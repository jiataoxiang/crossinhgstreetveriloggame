==> flow/design.v <==
module comparator(resetn, clock, 
						human_x, car1_x,car2_x,car3_x, car4_x, car5_x,car6_x,car7_x,car8_x,car9_x,car9_y,car10_x,car10_y,car11_x,car12_x,
						right,down,right1,down1,
						human_y, crushed, enable,level_up,endgame);
	input resetn, clock, enable;
	input [7:0]human_x, car1_x,car2_x,car3_x,car4_x,car5_x,car6_x,car7_x,car8_x,car9_x,car10_x,car11_x,car12_x;
	input [6:0]car9_y,car10_y;
	input [6:0]human_y;
	output reg crushed, endgame;
	output reg level_up = 1'b0;
	output reg right, down,right1,down1;
	always@(posedge clock)
	begin
		if (car9_x <= 8'd26)
			right <= 1'b1;
		if (car9_x >= 8'd130)
			right <= 1'b0;
		if ((car9_y >= 7'd27)&& (car9_y <= 7'd31))begin	 
			if (car9_x == car1_x + 7'd8)begin
				right <= 1'b1;
				end
			if (car9_x + 2'd3 == car1_x)begin
				right <= 1'b0;
				end
			if (car9_x == car4_x + 7'd8)begin
				right <= 1'b1;
				end
			if (car9_x + 2'd3 == car4_x)begin
				right <= 1'b0;
				end
			if (car9_x == car5_x + 7'd8)begin
				right <= 1'b1;
				end
			if (car9_x + 2'd3 == car5_x)begin
				right <= 1'b0;
				end
		end
		if ((car9_y >= 7'd45)&&(car9_y <= 7'd49))begin
			if ((car9_x == car11_x + 7'd8))begin
				right <= 1'b1;
				end
			if (car9_x + 2'd3 == car11_x)begin
				right <= 1'b0;
				end
		end
		if((car9_y >= 7'd60) && (car9_y <= 7'd64))begin 
			if (car9_x == car2_x + 7'd16)begin
				right <= 1'b1;
				end
			if (car9_x + 2'd3 == car2_x)begin
				right <= 1'b0;
				end
			if (car9_x == car6_x + 7'd16)begin
				right <= 1'b1;
				end
			if (car9_x + 2'd3 == car6_x)begin
				right <= 1'b0;
				end
		end
		if ((car9_y >= 7'd75)&&(car9_y <= 7'd79))begin
			if ((car9_x == car12_x + 7'd8))begin
				right <= 1'b1;
				end
			if (car9_x + 2'd3 == car12_x)begin
				right <= 1'b0;
				end
			end
		if((car9_y >= 7'd90) && (car9_y <= 7'd94))begin 
			if (car9_x == car3_x + 7'd8)begin
				right <= 1'b1;
				end
			if (car9_x + 2'd3 == car3_x)begin
				right <= 1'b0;
				end
			if (car9_x == car7_x + 7'd8)begin
				right <= 1'b1;
				end
			if (car9_x + 2'd3 == car7_x)begin
				right <= 1'b0;
				end
			if (car9_x == car8_x + 7'd8)begin
				right <= 1'b1;
				end
			if (car9_x +2'd3 == car8_x)begin
				right <= 1'b0;
				end
		end
		if (car9_y == 7'd24)
			down <= 1'b1;
		if (car9_y == 7'd26)begin
			if (((car9_x >= car1_x) && (car9_x <= car1_x + 8))||((car9_x >= car4_x)&&(car9_x <= car4_x+8))||((car9_x >= car5_x)&&(car9_x <= car5_x+8)))
				down <= 1'b0;
		end
		if (car9_y == 7'd32)begin
			if (((car9_x >= car1_x) && (car9_x <= car1_x + 8))||((car9_x >= car4_x)&&(car9_x <= car4_x+8))||((car9_x >= car5_x)&&(car9_x <= car5_x+8)))
				down <= 1'b1;
		end
		if (car9_y == 7'd45)begin
			if ((car9_x >= car11_x)&&(car9_x <= car11_x + 8))
				down <= 1'b0;
		end
		if (car9_y == 7'd49)begin
			if ((car9_x >= car11_x)&&(car9_x <= car11_x + 8))
				down <= 1'b1;
		end
		if (car9_y == 7'd59)begin
			if (((car9_x >= car2_x)&&(car9_x <= car2_x+16))||((car9_x >= car6_x)&&(car9_x <= car6_x + 16)))
				down <= 1'b0;
		end
		if (car9_y == 7'd65)begin
			if (((car9_x >= car2_x)&&(car9_x <= car2_x+16))||((car9_x >= car6_x)&&(car9_x <= car6_x + 16)))
				down <= 1'b1;
		end
		if (car9_y == 7'd75)begin
			if ((car9_x >= car12_x)&&(car9_x <= car12_x + 8))
				down <= 1'b0;
		end
		if (car9_y == 7'd79)begin
			if ((car9_x >= car12_x)&&(car9_x <= car12_x + 8))
				down <= 1'b1;
		end
		if (car9_y == 7'd89)begin
			if (((car9_x >= car3_x) && (car9_x <= car3_x + 8))||((car9_x >= car7_x)&&(car9_x <= car7_x+8))||((car9_x >= car8_x)&&(car9_x <= car8_x+8)))
				down <= 1'b0;
		end
		if (car9_y == 7'd95)begin
			if (((car9_x >= car3_x) && (car9_x <= car3_x + 8))||((car9_x >= car7_x)&&(car9_x <= car7_x+8))||((car9_x >= car8_x)&&(car9_x <= car8_x+8)))
				down <= 1'b1;
		end
		if (car9_y == 7'd103)begin
			down <= 1'b0;
		end
	end
	always@(posedge clock)
	begin
		if (car10_x <= 8'd26)
			right1 <= 1'b1;
		if (car10_x >= 8'd130)
			right1 <= 1'b0;
		if ((car10_y >= 7'd27)&& (car10_y <= 7'd31))begin	 
			if (car10_x == car1_x + 7'd8)begin
				right1 <= 1'b1;
				end
			if (car10_x + 2'd3 == car1_x)begin
				right1 <= 1'b0;
				end
			if (car10_x == car4_x + 7'd8)begin
				right1 <= 1'b1;
				end
			if (car10_x + 2'd3 == car4_x)begin
				right1 <= 1'b0;
				end
			if (car10_x == car5_x + 7'd8)begin
				right1 <= 1'b1;
				end
			if (car10_x + 2'd3 == car5_x)begin
				right1 <= 1'b0;
				end
		end
		if ((car10_y >= 7'd45)&&(car10_y <= 7'd49))begin
			if ((car10_x == car11_x + 7'd8))begin
				right1 <= 1'b1;
				end
			if (car10_x + 2'd3 == car11_x)begin
				right1 <= 1'b0;
				end
		end
		if((car10_y >= 7'd60) && (car10_y <= 7'd64))begin 
			if (car10_x == car2_x + 7'd16)begin
				right1 <= 1'b1;
				end
			if (car10_x + 2'd3 == car2_x)begin
				right1 <= 1'b0;
				end
			if (car10_x == car6_x + 7'd16)begin
				right1 <= 1'b1;
				end
			if (car10_x + 2'd3 == car6_x)begin
				right1 <= 1'b0;
				end
		end
		if ((car10_y >= 7'd75)&&(car10_y <= 7'd79))begin
			if ((car10_x == car12_x + 7'd8))begin
				right1 <= 1'b1;
				end
			if (car10_x + 2'd3 == car12_x)begin
				right1 <= 1'b0;
				end
		end
		if((car10_y >= 7'd90) && (car10_y <= 7'd94))begin 
			if (car10_x == car3_x + 7'd8)begin
				right1 <= 1'b1;
				end
			if (car10_x + 2'd3 == car3_x)begin
				right1 <= 1'b0;
				end
			if (car10_x == car7_x + 7'd8)begin
				right1 <= 1'b1;
				end
			if (car10_x + 2'd3 == car7_x)begin
				right1 <= 1'b0;
				end
			if (car10_x == car8_x + 7'd8)begin
				right1 <= 1'b1;
				end
			if (car10_x +2'd3 == car8_x)begin
				right1 <= 1'b0;
				end
		end
		if (car10_y == 7'd24)
			down1 <= 1'b1;
		if (car10_y == 7'd26)begin
			if (((car10_x >= car1_x) && (car10_x <= car1_x + 8))||((car10_x >= car4_x)&&(car10_x <= car4_x+8))||((car10_x >= car5_x)&&(car10_x <= car5_x+8)))
				down1 <= 1'b0;
		end
		if (car10_y == 7'd32)begin
			if (((car10_x >= car1_x) && (car10_x <= car1_x + 8))||((car10_x >= car4_x)&&(car10_x <= car4_x+8))||((car10_x >= car5_x)&&(car10_x <= car5_x+8)))
				down1 <= 1'b1;
		end
		if (car10_y == 7'd45)begin
			if ((car10_x >= car11_x)&&(car10_x <= car11_x + 8))
				down1 <= 1'b0;
		end
		if (car10_y == 7'd49)begin
			if ((car10_x >= car11_x)&&(car10_x <= car11_x + 8))
				down1 <= 1'b1;
		end
		if (car10_y == 7'd59)begin
			if (((car10_x >= car2_x)&&(car10_x <= car2_x+16))||((car10_x >= car6_x)&&(car10_x <= car6_x + 16)))
				down1 <= 1'b0;
		end
		if (car10_y == 7'd65)begin
			if (((car10_x >= car2_x)&&(car10_x <= car2_x+16))||((car10_x >= car6_x)&&(car10_x <= car6_x + 16)))
				down1 <= 1'b1;
		end
		if (car10_y == 7'd75)begin
			if ((car10_x >= car12_x)&&(car10_x <= car12_x + 8))
				down1 <= 1'b0;
		end
		if (car10_y == 7'd79)begin
			if ((car10_x >= car12_x)&&(car10_x <= car12_x + 8))
				down1 <= 1'b1;
		end
		if (car10_y == 7'd89)begin
			if (((car10_x >= car3_x) && (car10_x <= car3_x + 8))||((car10_x >= car7_x)&&(car10_x <= car7_x+8))||((car10_x >= car8_x)&&(car10_x <= car8_x+8)))
				down1 <= 1'b0;
		end
		if (car10_y == 7'd95)begin
			if (((car10_x >= car3_x) && (car10_x <= car3_x + 8))||((car10_x >= car7_x)&&(car10_x <= car7_x+8))||((car10_x >= car8_x)&&(car10_x <= car8_x+8)))
				down1 <= 1'b1;
		end
		if (car10_y == 7'd103)begin
			down1 <= 1'b0;
		end
	end
	always@(posedge clock)
	begin
		if(!resetn)
			level_up<= 1'b0;
		else if((human_x == 8'd133) && (human_y == 7'd102))
			level_up <= 1'b1;
	end
	always@(posedge clock)
	begin
	if(!resetn)begin 
		crushed <= 1'b0;
		endgame <= 1'b0;
		end
	else 
		begin
		if((human_y >= 7'd27) && (human_y <= 7'd31)) 
			begin
			if((human_x <= car1_x + 7'd8) && (human_x >= car1_x))
				crushed <= 1'b1;
			else if ((human_x <= car5_x + 7'd8) && (human_x >= car5_x))
				crushed <= 1'b1;
			else if ((human_x <= car4_x + 7'd8) && (human_x >= car4_x))
				crushed <= 1'b1;
			end
		if (level_up)begin
			if ((human_y >= 7'd45)&&(human_y <= 7'd49))begin
				if ((human_x <= car11_x + 7'd8)&&(human_x >= car11_x))
					crushed <= 1'b1;
			end
			else if ((human_y >= 7'd75)&&(human_y <= 7'd79))begin
				if ((human_x >= car12_x)&&(human_x <= car12_x + 8'd8))
					crushed <= 1'b1;
			end
			else if ((human_y == car9_y)||(human_y + 1'b1 == car9_y))
			begin
				if  ((human_x >= car9_x) && (human_x <= car9_x + 1'd4))
					crushed <= 1'b1;
				if ((human_x + 1'b1 >= car9_x) && (human_x + 1'b1 <= car9_x + 1'd4))
					crushed <= 1'b1;
			end
			else if ((human_y == car10_y)||(human_y + 1'b1 == car10_y))
			begin
				if  ((human_x >= car10_x) && (human_x <= car10_x + 1'd4))
					crushed <= 1'b1;
				if ((human_x + 1'b1 >= car10_x) && (human_x + 1'b1 <= car10_x + 1'd4))
					crushed <= 1'b1;
			end
			else if ((human_x == 8'd133)&&(human_y == 7'd21))
				endgame <= 1'b1;
		end
		if((human_y >= 7'd60) && (human_y <= 7'd64)) 
			begin
			if((human_x <= car2_x + 7'd16) && (human_x >= car2_x))
				crushed <= 1'b1;
			else if((human_x <= car6_x + 7'd16) && (human_x >= car6_x))
				crushed <= 1'b1;
			end
		if((human_y >= 7'd90) && (human_y <= 7'd94)) 
			begin
			if((human_x <= car3_x + 7'd8) && (human_x >= car3_x))
				crushed <= 1'b1;
			else if((human_x <= car7_x + 7'd8) && (human_x >= car7_x))
				crushed <= 1'b1;
			else if((human_x <= car8_x + 7'd8) && (human_x >= car8_x))
				crushed <= 1'b1;
			end
		end
	end
endmodule
==> Tool chain data of comparator <==
Tool output for the design above, in the order of the flow.
Line numbers count from 1 in the design file above.
Operators: Yosys type, input widths -> output width; for muxes data width and select width s.
Library cell names are shortened.
{ "design": {"top_module": "comparator", "clock_port": "clock", "lib": "sky130hd", "corner": "tt_025C_1v80"} }

==> Elaborated design <==
Source: Yosys, flattened and elaborated, memories not mapped. Widths are those after wreduce. Registers that Yosys merges into a memory's read port (data or address) are not register bits. Print and check cells do not count.
{ "word_totals": {"regBits": 7, "inputBits": 128, "word_cells": 391, "output_inout_bits": 7} }
{ "classes": {"n_logic": 4, "mux": 118, "add_sub_neg": 25, "n_eq": 71, "n_cmp": 102, "n_reduce_logical": 64} }
{ "op_table": {"columns": ["cell", "n"], "rows": [
  ["$le 8x32->1", 10],
  ["$eq 8x8->1", 40],
  ["$ge 8x8->1", 34],
  ["$mux 1", 118],
  ["$le 8x8->1", 14],
  ["$eq 7x7->1 const B", 13],
  ["$le 8x9->1", 10],
  ["$add 8x4->9 const B", 8],
  ["$add 8x4->8 const B", 9],
  ["$le 7x7->1 const B", 9],
  ["$eq 7x6->1 const B", 8],
  ["$logic_and 1x1->1", 51],
  ["$ge 7x6->1 const B", 6],
  ["$ge 7x7->1 const B", 6],
  ["$eq 7x5->1 const B", 5],
  ["$eq 7x7->1", 4],
  ["$ge 7x5->1 const B", 3],
  ["$le 7x5->1 const B", 3],
  ["$le 7x6->1 const B", 3],
  ["$add 8x5->9 const B", 2],
  ["$add 8x2->8 const B", 2],
  ["$add 8x5->8 const B", 2],
  ["$le 8x5->1 const B", 2],
  ["$ge 8x8->1 const B", 2],
  ["$logic_or 1x1->1", 12],
  ["$add 8x1->8 const B", 1],
  ["$eq 8x8->1 const B", 1],
  ["$add 7x1->7 const B", 1]
]} }
Not listed: further kinds 2, cells in them 5.

==> Depth <==
Longest topological path by Yosys (ltp), each cell counted once; first at word level (registers and memories cut), then after technology mapping (sequential cells cut; the memories' decode and read muxes count).
{ "depth": {"word_depth": 28, "abc_area": 0, "mapped_depth": 13, "depth_no_buf": 13} }

==> Netlist <==
Source: synth_stat.txt of the flow (Yosys; design flattened, memories mapped). It holds for the ABC_AREA given above (unset counts as 0); a run with the other value may have another netlist.
{ "by_type": {"columns": ["cell", "n", "area_total_um2"], "rows": [
  ["ha_1", 405, 5067.36],
  ["xnor2_1", 173, 1.52E+03],
  ["a21oi_1", 110, 550.528],
  ["o21ai_0", 109, 545.523],
  ["inv_1", 128, 480.461],
  ["nor2_1", 108, 405.389],
  ["nand3_1", 68, 340.326],
  ["a21o_1", 40, 300.288],
  ["nand2_1", 76, 285.274],
  ["o21a_1", 38, 285.274],
  ["nor2b_1", 43, 269.008],
  ["nand2b_1", 41, 256.496],
  ["nor3_1", 50, 250.24],
  ["nand4_1", 38, 237.728],
  ["xor2_1", 25, 218.96],
  ["a211oi_1", 29, 217.709],
  ["nor4_1", 31, 193.936],
  ["xnor3_1", 8, 180.173]
]} }
Not listed: further types 70, cells in them 345.
{ "synth_totals": {"sequential_area_um2": 140.1, "mapped_area_um2": 14466.4, "cells": 1865, "n_buf": 47, "ffs": 7} }

==> Worst setup path after synthesis <==
Path of least setup slack by OpenSTA after synthesis, without wires, with an ideal clock, recovery checks aside; 20% of the period is set as input and as output delay. Where synthesis merged equal registers, the netlist keeps one of their names.
{ "synth_timing": {"path_type": "input -> register", "from": "input port car5_x[5]", "to": "register down", "setup_slack_ns": 0.611, "delay_ns": 2.821, "launch_ns": 0.858, "t_required_ns": 4.174, "stages": 13, "arrival_ns": 3.563, "setup_time_ns": 0.116, "in_delay_ns": 0.858, "clock_period_ns": 4.29, "path_buffers": 1, "period_less_setup_slack_ns": 3.679} }
"delay_ns" is the arrival time less input delay plus setup time.
"stages" counts driving pins, that of a launching flip-flop among them; a cell with two outputs on the path counts twice.
"period_less_setup_slack_ns" = period - worst setup slack (recovery checks aside). The figure is calculated, with input and output delays left at 20% of the set period.
The rows between start and end are the longest chain of elaborated cells between them; the timing report does not say that the signal goes this way. Where chains are equally long, one stands for them.
Each line given opens the expression or statement behind the cell; cells for indexed reads and writes are added by Yosys, which also makes memories of some case tables.
At most two assigning lines are given for a register; there are more.
{ "synth_via": {"path_cell_list": "clkbuf_1 > nand3_1 > xnor2_1 > ha_1 > nand4_1 > or4b_2 > o211ai_1 > a21oi_1 > a2bb2oi_1 > a211o_1 > a211oi_1 > nor2_1 > o211a_1", "elab_chain_len": 24, "cone_cells": 25, "cone_classes": "1 x add/sub; 2 x compare; 20 x mux; 2 x reduce/logical"} }
{ "synth_rtl": {"columns": ["element", "line", "source"], "rows": [
  ["from (decl)", 6, "input [7:0]human_x, car1_x,car2_x,car3_x,car4_x,car5_x,car6_x,car7_x,car8_x,car9_x,car10_x,car11_x,car12_x;"],
  ["$add 8x4->9", 91, "if (((car9_x >= car1_x) && (car9_x <= car1_x + 8))||((car9_x >= car4_x)&&(car9_x <= car4_x+8))||((car9_x >= ca ..."],
  ["$le 8x32->1", 91, null],
  ["$logic_and 1x1->1", 91, null],
  ["$logic_or 1x1->1", 91, null],
  ["$mux 1", 91, null],
  ["$mux 1", 90, "if (car9_y == 7'd26)begin"],
  ["$mux 1", 95, "if (((car9_x >= car1_x) && (car9_x <= car1_x + 8))||((car9_x >= car4_x)&&(car9_x <= car4_x+8))||((car9_x >= ca ..."],
  ["[... 10 more ...]", null, null],
  ["$mux 1", 114, "if (car9_y == 7'd75)begin"],
  ["$mux 1", 119, "if ((car9_x >= car12_x)&&(car9_x <= car12_x + 8))"],
  ["$mux 1", 118, "if (car9_y == 7'd79)begin"],
  ["$mux 1", 123, "if (((car9_x >= car3_x) && (car9_x <= car3_x + 8))||((car9_x >= car7_x)&&(car9_x <= car7_x+8))||((car9_x >= ca ..."],
  ["$mux 1", 122, "if (car9_y == 7'd89)begin"],
  ["$mux 1", 127, "if (((car9_x >= car3_x) && (car9_x <= car3_x + 8))||((car9_x >= car7_x)&&(car9_x <= car7_x+8))||((car9_x >= ca ..."],
  ["$mux 1", 126, "if (car9_y == 7'd95)begin"],
  ["to (assign)", 124, "down <= 1'b0;"],
  ["to (assign)", 128, "down <= 1'b1;"],
  ["to (decl)", 11, "output reg right, down,right1,down1;"]
]} }

==> Timing after layout <==
From the final timing report of run 1: the path of least setup slack in the routed layout; clock arrival at registers is part of the times.
{ "layout_timing": {"path_type": "input -> register", "from": "input port car4_x[3]", "to": "register down1", "clock_period_ns": 4.06, "stages": 17, "launch_ns": 0.81, "setup_time_ns": 0.12, "in_delay_ns": 0.81, "arrival_ns": 4.03, "t_required_ns": 4.17, "setup_slack_ns": 0.14, "path_buffers": 4} }
The rows between start and end are the longest chain of elaborated cells between them; the timing report does not say that the signal goes this way. Where chains are equally long, one stands for them.
At most two assigning lines are given for a register; there are more.
{ "layout_via": {"path_cell_list": "clkdlybuf4s50_1 > ha_2 > nand3_1 > xnor2_1 > buf_4 > ha_1 > and3_1 > nand4_1 > buf_4 > o21a_1 > o31ai_1 > o221ai_1 > o311ai_1 > buf_4 > a21boi_0 > a311oi_1 > a211oi_1", "elab_chain_len": 25, "cone_cells": 26, "cone_classes": "1 x add/sub; 2 x compare; 20 x mux; 3 x reduce/logical"} }
{ "layout_rtl": {"columns": ["element", "line", "source"], "rows": [
  ["from (decl)", 6, "input [7:0]human_x, car1_x,car2_x,car3_x,car4_x,car5_x,car6_x,car7_x,car8_x,car9_x,car10_x,car11_x,car12_x;"],
  ["$add 8x4->9", 213, "if (((car10_x >= car1_x) && (car10_x <= car1_x + 8))||((car10_x >= car4_x)&&(car10_x <= car4_x+8))||((car10_x ..."],
  ["$le 8x9->1", 213, null],
  ["$logic_and 1x1->1", 213, null],
  ["$logic_or 1x1->1 (2 in a row)", 213, null],
  ["$mux 1", 213, null],
  ["$mux 1", 212, "if (car10_y == 7'd26)begin"],
  ["$mux 1", 217, "if (((car10_x >= car1_x) && (car10_x <= car1_x + 8))||((car10_x >= car4_x)&&(car10_x <= car4_x+8))||((car10_x ..."],
  ["[... 10 more ...]", null, null],
  ["$mux 1", 236, "if (car10_y == 7'd75)begin"],
  ["$mux 1", 241, "if ((car10_x >= car12_x)&&(car10_x <= car12_x + 8))"],
  ["$mux 1", 240, "if (car10_y == 7'd79)begin"],
  ["$mux 1", 245, "if (((car10_x >= car3_x) && (car10_x <= car3_x + 8))||((car10_x >= car7_x)&&(car10_x <= car7_x+8))||((car10_x ..."],
  ["$mux 1", 244, "if (car10_y == 7'd89)begin"],
  ["$mux 1", 249, "if (((car10_x >= car3_x) && (car10_x <= car3_x + 8))||((car10_x >= car7_x)&&(car10_x <= car7_x+8))||((car10_x ..."],
  ["$mux 1", 248, "if (car10_y == 7'd95)begin"],
  ["to (assign)", 246, "down1 <= 1'b0;"],
  ["to (assign)", 250, "down1 <= 1'b1;"],
  ["to (decl)", 11, "output reg right, down,right1,down1;"]
]} }

Subject: flow runs of comparator

Hi,

Settings and measured results of 2 stored flow runs for module comparator (sky130hd), not sorted in any way. The constraints put input and output delay at 20% of the set period each and load the outputs with 0.01 pF.
"achieved clock period (ns)": clock period set for the run, less the worst setup slack. It is reckoned from that one timing run; input and output delays stay at 20% of the period that was set.
"worst setup path time (ns)" means the part of the period allowed to the worst setup path (the constraints hold back 20% at inputs and 20% at outputs) less its slack; where the path has registers, the arrival times of their clocks count too.
"finish__power__total" rests on the timing tool's default activity at the inputs, not on a simulated workload.

settings of run 1
{
  "period_ns": 4.06,
  "CAP_MARGIN": 20,
  "CORE_MARGIN": 2,
  "CORE_UTILIZATION": 40,
  "SLEW_MARGIN": 20
}
report of run 1
yosys chip area after synthesis (um^2): 14466.4
finish__design__die__area: 37703.9
finish__design__instance__area__stdcell: 17892.2
finish__design__instance__utilization: 0.5030
finish__timing__setup__ws: 0.140
finish__timing__setup__tns: 0.000
finish__timing__hold__ws: 0.528
finish__power__total: 2.609e-03
achieved clock period (ns): 3.920
worst setup path time (ns): 3.11
worst setup path kind: input -> register

settings of run 2
{
  "period_ns": 3.56,
  "CORE_UTILIZATION": 29,
  "SETUP_SLACK_MARGIN": 0.55,
  "PLACE_DENSITY_LB_ADDON": 0.26,
  "GPL_TIMING_DRIVEN": 0,
  "CTS_CLUSTER_SIZE": 67,
  "CAP_MARGIN": 0,
  "CORE_MARGIN": 2,
  "SLEW_MARGIN": 20
}
report of run 2
yosys chip area after synthesis (um^2): 14466.4
finish__design__die__area: 51685.7
finish__design__instance__area__stdcell: 19053.3
finish__design__instance__utilization: 0.3884
finish__timing__setup__ws: 0.365
finish__timing__setup__tns: 0.000
finish__timing__hold__ws: 0.519
finish__power__total: 3.204e-03
achieved clock period (ns): 3.195
worst setup path time (ns): 2.48
worst setup path kind: input -> register

Regards
